==> flow/design.v <==
module FSM4(input x , z ,clk , rst , output reg y);
parameter S0 = 2'b00;
parameter S1 = 2'b01;
parameter S2 = 2'b10;
parameter S3 = 2'b11;
reg [1:0]p,n;
always @(posedge clk or posedge rst)
begin
	if(rst) p = S0;
	else
		begin
			case({p})
				S0 : 
					begin
						y = 1'b0;
						if(x && !z) n = S0 ;
						else if(!x && z)n = S1;
					end
				S1 : 
					begin
						y = 1'b0;
						if(!x && !z) n = S1;
						else if(x && z) n = S2;
					end
				S2 : 
					begin
						y = 1'b1;
						if(x) n = S0;
						else if(!x && !z) n = S2;
						else if(!x && z) n = S3;
					end
				S3 : 
					begin
						y = 1'b0;
						if(x && !z) n = S2;
						else if(!x && z) n = S3;
					end
				default :
					begin
						y = 1'b0;
						end
			endcase
			p = n;
		end
	end
endmodule
Reports on FSM4

The steps from the RTL of FSM4 to its reports follow in flow order.
Lines are those of the file above, counted from 1.
Operators: Yosys type, input widths -> output width; for muxes data width and select width s.
Library cell names are shortened.
A cell with n/a has no value.

Top: FSM4
Clock input: clk
Standard-cell library: sky130hd
Library corner: tt_025C_1v80

Word-level counts

Source: Yosys, flattened and elaborated, memories not mapped. Widths are those after wreduce. Registers that Yosys merges into a memory's read port (data or address) are not register bits. Print and check cells do not count. Equal cells are merged and count once.

Bits in registers: 5
Output and inout bits: 1

Equality and inequality tests: 3
Muxes and demuxes: 10
Reductions and logical operators: 8

Operators by type and width:

| kind               | count |
| $mux 2             | 8 |
| $pmux 2 s4         | 1 |
| $logic_and 1x1->1  | 4 |
| $eq 2x2->1 const B | 2 |
| $reduce_or 3->1    | 1 |
| $logic_not 1->1    | 2 |
| $eq 2x1->1 const B | 1 |
| $logic_not 2->1    | 1 |
| $pmux 1 s2         | 1 |

Longest topological paths

Depth = most cells in a row (Yosys ltp): at word level without a register or memory, in the mapped netlist without a sequential cell, where the memories' decode and read muxes count.

Word-level depth: 6
ABC_AREA: 0
Depth in mapped cells: 5
Depth with buffers taken out: 4

Netlist

Source: synth_stat.txt of the flow (Yosys; design flattened, memories mapped). It holds for the ABC_AREA given above (unset counts as 0); a run with the other value may have another netlist.
The area totals of this step are shown rounded.

Cell types:

| cell      | count | area in all (µm²) |
| dfxtp_1   | 5     | 100.096 |
| dfrtp_1   | 2     | 50.048 |
| o21ai_0   | 9     | 45.043 |
| edfxtp_1  | 1     | 30.029 |
| nand2_1   | 7     | 26.275 |
| nor2_1    | 6     | 22.522 |
| inv_1     | 5     | 18.768 |
| o2111ai_1 | 2     | 17.517 |
| a21o_1    | 2     | 15.014 |
| a21oi_1   | 3     | 15.014 |
| nand3_1   | 3     | 15.014 |
| nor2b_4   | 1     | 13.763 |
| nand4_1   | 2     | 12.512 |
| nor2b_1   | 2     | 12.512 |
| o22ai_1   | 2     | 12.512 |
| buf_6     | 1     | 11.261 |
| clkbuf_1  | 3     | 11.261 |
| maj3_2    | 1     | 11.261 |

Other cell types: 18; their cells: 19.

Standard cells after synthesis: 76
Synthesis area: 600.6 µm²
Flip-flops: 8

Timing after synthesis

Source: OpenSTA report_checks on the synthesized netlist (no wires, ideal clock, input and output delay 20% of the period each), path of least setup slack; recovery checks are left aside. Register names are those of the netlist, which keeps one name where synthesis merged equal registers.

Path kind: input-to-reg
Start point: in x
End point: reg (name not given)
Clock period: 1.09 ns
Input delay: 0.218 ns
Library setup time: 0.120 ns
Launch time at the first pin: 0.218 ns
Arrival time: 1.011 ns
Required time: 0.970 ns
Setup slack: -0.040 ns
Path delay: 0.913 ns
Stages on the path: 5
Buffers on the path: 1
Period reached after synthesis: 1.13 ns

"path delay" = arrival - input delay + setup time.
"stages on the path" counts driving pins, that of a launching flip-flop among them; a cell with two outputs on the path counts twice.
"period reached after synthesis" = period - worst setup slack (recovery checks aside). The figure is calculated, with input and output delays left at 20% of the set period.

Path through: buf_6 -> nor2b_4 -> a211oi_1 -> o21ai_0 -> a211o_1

Ends and longest elaborated chain, post-synthesis:

| what        | RTL line | source |
| from (decl) | 1        | `module FSM4(input x , z ,clk , rst , output reg y);` |

No chain of elaborated cells between the ends is given.

Path in the finished layout

Path of least setup slack in the final report of run 1 (OpenROAD, finished layout, wires in). Where an end is a register, its clock arrival counts in the times.

Path kind: reg-to-reg
Start point: reg p[1]
End point: reg n
Clock period: 1.24 ns
Library setup time: 0.05 ns
Launch time at the first pin: 0.27 ns
Arrival time: 1.44 ns
Required time: 1.44 ns
Setup slack: 0.00 ns
Stages on the path: 5
Buffers on the path: 0

An end named without its bit number is one bit of that signal or, where synthesis recoded a state register, one of its new flip-flops.
Between the ends stands the longest chain of elaborated cells between them, by number of cells; it is not shown to be the way that was timed. Of several equally long chains one is given.
A line is the first line of the expression or statement that the cell stems from. Yosys adds cells for indexed reads and writes and turns some case tables into memories.
A register here has more assigning lines than the two given.

Path through: dfrtp_2 -> inv_2 -> maj3_2 -> o221ai_2 -> a32o_1
Cells in the longest elaborated chain: 2
Elaborated cells between the ends (all ways): 5
Source lines of those cells: 1

Ends and longest elaborated chain, post-layout:

| what          | RTL line | source |
| from (decl)   | 6        | `reg [1:0]p,n;` |
| from (assign) | 9        | `if(rst) p = S0;` |
| from (assign) | 43       | `p = n;` |
| $eq 2x2->1    | 12       | `case({p})` |
| $pmux 2 s4    | 12       |  |
| to (assign)   | 16       | `if(x && !z) n = S0 ;` |
| to (assign)   | 17       | `else if(!x && z)n = S1;` |
| to (decl)     | 6        |  |

Lab notebook: FSM4

2 stored runs of FSM4 in the flow (synthesis by Yosys, layout by OpenROAD, sky130hd cells), in arbitrary order. Constraints: input delay and output delay 20% of the set period each, output load 0.01 pF.
"achieved period" means the clock period less the worst setup slack. The figure is calculated, with input and output delays left at 20% of the set period.
"allowed time less slack (worst setup path)" means the part of the period allowed to the worst setup path (the constraints hold back 20% at inputs and 20% at outputs) less its slack; where the path has registers, the arrival times of their clocks count too.
The measured numbers are rounded.
Among the settings, n/a means not set for that run.

| setting or result                                       | run 1      | run 2      |
| period_ns                                               | 1.24       | 0.782      |
| SETUP_SLACK_MARGIN                                      | -0.02      | n/a        |
| CAP_MARGIN                                              | 20         | 25         |
| CORE_MARGIN                                             | 2          | 2          |
| CORE_UTILIZATION                                        | 40         | 34         |
| SLEW_MARGIN                                             | 20         | 20         |
| CORE_ASPECT_RATIO                                       | n/a        | 0.67       |
| CELL_PAD_IN_SITES_GLOBAL_PLACEMENT                      | n/a        | 0          |
| TNS_END_PERCENT                                         | n/a        | 20         |
| GPL_TIMING_DRIVEN                                       | n/a        | 1          |
| CTS_CLUSTER_DIAMETER                                    | n/a        | 284        |
| area of the synthesized netlist (µm²)                   | 600.6      | 600.6      |
| allowed time less slack (worst setup path) (ns)         | 1.24       | 1.26       |
| kind of the worst setup path                            | reg-to-reg | reg-to-reg |
| overall die area (µm²)                                  | 1828       | 2125       |
| area of the standard cells in the finished layout (µm²) | 847.1      | 884.6      |
| utilization after routing (%)                           | 62.7       | 53.6       |
| setup slack of the worst path (ns)                      | 0.003      | -0.479     |
| achieved period (ns)                                    | 1.237      | 1.261      |
